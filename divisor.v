==> flow/design.v <==
module divisor (clock,s1);
	input clock;
	output reg [18:0] s1;
	initial begin
	s1 = 0;
	end
	assign s2 = s1[17];
	always @(posedge clock)begin
		s1 = s1 + 1;
	end
endmodule 
### Reports on divisor

What the tools print for divisor, step after step.
Lines are those of the file above, counted from 1.
Operators carry their Yosys type and port widths (W data, S select, Z words).
Cell names lack the library's common part.
Not given: n/a

| design | value |
|---|---|
| top | divisor |
| clock input | clock |
| standard-cell library | sky130hd |
| corner | tt_025C_1v80 |

### Word level

Source: Yosys, flattened and elaborated, memories not mapped. Widths are those after wreduce; folded enables and synchronous resets count as part of the registers. Registers that Yosys merges into a memory's read port (data or address) are not register bits. Print and check cells do not count. Equal cells are merged and count once.

| operators by class | value |
|---|---|
| add/sub/neg operators | 1 |

Operator list:

| cell | number |
|---|---|
| $add A19 B1 Y19 const B | 1 |

| word-level totals | value |
|---|---|
| bits in registers | 19 |
| output and inout port bits | 19 |
| elaborated cells | 2 |

### Longest topological paths

Depth = most cells in a row (Yosys ltp): at word level without a register or memory, in the mapped netlist without a sequential cell, where the memories' decode and read muxes count.

| depth | value |
|---|---|
| depth after elaboration | 1 |
| ABC_AREA | 0 |
| mapped depth | 5 |
| depth with buffers taken out | 5 |

### Mapped cells and area

Yosys stat after the flow's synthesis: flattened, memories mapped to cells. It holds for the ABC_AREA given above (unset counts as 0); a run with the other value may have another netlist.

Cells by type:

| cell type | number |
|---|---|
| dfxtp_1 | 19 |
| xor2_1 | 9 |
| xnor2_1 | 8 |
| and4_4 | 2 |
| nor4_4 | 1 |
| nand3_1 | 4 |
| nor3_2 | 2 |
| nand2_1 | 5 |
| nand4_1 | 3 |
| nor2_1 | 5 |
| nand3_4 | 1 |
| ha_1 | 1 |
| inv_1 | 3 |
| nand3_2 | 1 |
| and4_1 | 1 |
| and3_2 | 1 |
| buf_4 | 1 |
| and3_1 | 1 |

Not listed: further types 2, cells in them 2.

| mapped netlist | value |
|---|---|
| cell count | 70 |
| synthesis area | 762.0 um^2 |
| area of sequential cells | 380.4 um^2 |
| mapped flip-flops | 19 |
| buffer cells | 1 |

### Timing after synthesis

OpenSTA on the mapped netlist: ideal clock, no wires. The path of least setup slack (recovery checks aside). Input and output delay are each 20% of the period. Register names are those of the netlist, which keeps one name where synthesis merged equal registers.

| timing path after synthesis | value |
|---|---|
| path type | reg2reg |
| start | reg s1[0] |
| end | reg s1[18] |
| period | 2.04 ns |
| launch time at the first pin | 0.000 ns |
| arrival | 1.409 ns |
| slack | 0.559 ns |
| delay of the path | 1.481 ns |
| stages on the path | 6 |
| buffers on the path | 0 |
| synthesis period reached | 1.481 ns |

"delay of the path" = arrival - input delay + setup time.
"stages on the path": output pins that drive a net of the path, with the launching flip-flop's if there is one; two outputs of one cell count as two.
"synthesis period reached" is the clock period less the worst setup slack; recovery checks do not enter. This is arithmetic on one report: input and output delays are still those of the set period (20% each).
The rows between start and end are the longest chain of elaborated cells between them; the timing report does not say that the signal goes this way. Where chains are equally long, one stands for them.
A line is the first line of the expression or statement that the cell stems from. Yosys adds cells for indexed reads and writes and turns some case tables into memories.

| on the way, after synthesis | value |
|---|---|
| path through | dfxtp_1 -> ha_1 -> and3_2 -> nand3_2 -> nor4_4 -> xor2_1 |
| cells in the longest elaborated chain | 1 |

Ends and longest elaborated chain, after synthesis:

| element | RTL line | RTL |
|---|---|---|
| from (decl) | 3 | `output reg [18:0] s1;` |
| from (assign) | 9 | `s1 = s1 + 1;` |
| $add A19 B1 Y19 | 9 |  |
| to (assign) | 9 |  |
| to (decl) | 3 |  |

### Worst path after layout

Path of least setup slack in the final report of stored run 1 (OpenROAD, finished layout, wires in). Where an end is a register, its clock arrival counts in the times.

| timing path post-layout | value |
|---|---|
| path type | reg2out |
| start | reg s1[9] |
| end | out s1[9] |
| period | 2.27 ns |
| output delay | 0.45 ns |
| launch time at the first pin | 0.29 ns |
| arrival | 1.36 ns |
| slack | 0.45 ns |
| stages on the path | 2 |
| buffers on the path | 1 |

| on the way, post-layout | value |
|---|---|
| path through | dfxtp_1 -> clkdlybuf4s50_1 |
| cells in the longest elaborated chain | 0 |

Ends and longest elaborated chain, post-layout:

| element | RTL line | RTL |
|---|---|---|
| from (decl) | 3 | `output reg [18:0] s1;` |
| from (assign) | 9 | `s1 = s1 + 1;` |
| to (decl) | 3 |  |

--- measured runs ---
Flow measurements of divisor on sky130hd: 2 stored runs with different settings, listed in no order. Input and output delays are each 20% of the period that was set; the output load is 0.01 pF.
"clock period achieved" means the clock period less the worst setup slack. The figure is calculated, with input and output delays left at 20% of the set period.
"critical setup path time": the worst setup path's part of the clock period (all of it between registers, 20% less for each end at a port) less its slack. A launch clock that arrives late makes it longer, a capture clock that arrives late makes it shorter.
"total power after layout": no workload was simulated; the value follows from the tool's default switching activity.
Settings: - = not set for that run.

| run | period_ns | CORE_UTILIZATION | PLACE_DENSITY_LB_ADDON | CORE_MARGIN | CTS_CLUSTER_DIAMETER | CAP_MARGIN | SLEW_MARGIN | CORE_ASPECT_RATIO | setup slack of the worst path (ns) | clock period achieved (ns) | summed negative setup slack (ns) | worst-case hold slack (ns) | post-layout utilization | die area (um^2) | standard-cell area of the final layout (um^2) | critical setup path time (ns) | kind of the worst setup path | total power after layout (W) | post-synthesis cell area (um^2) |
|---|---|---|---|---|---|---|---|---|---|---|---|---|---|---|---|---|---|---|---|
| stored run 1 | 2.27 | 23 | 0.05 | 6 | 268 | 20 | 20 | - | 0.454 | 1.816 | 0.000 | 0.470 | 0.331 | 4838.6 | 1027.2 | 1.36 | reg2out | 0.0005031 | 762.0 |
| stored run 2 | 2.23 | 44 | 0.0 | 5 | - | 15 | 20 | 1.99 | 0.433 | 1.797 | 0.000 | 0.463 | 0.594 | 2713.8 | 999.7 | 1.35 | reg2out | 0.0005097 | 762.0 |
--- end ---
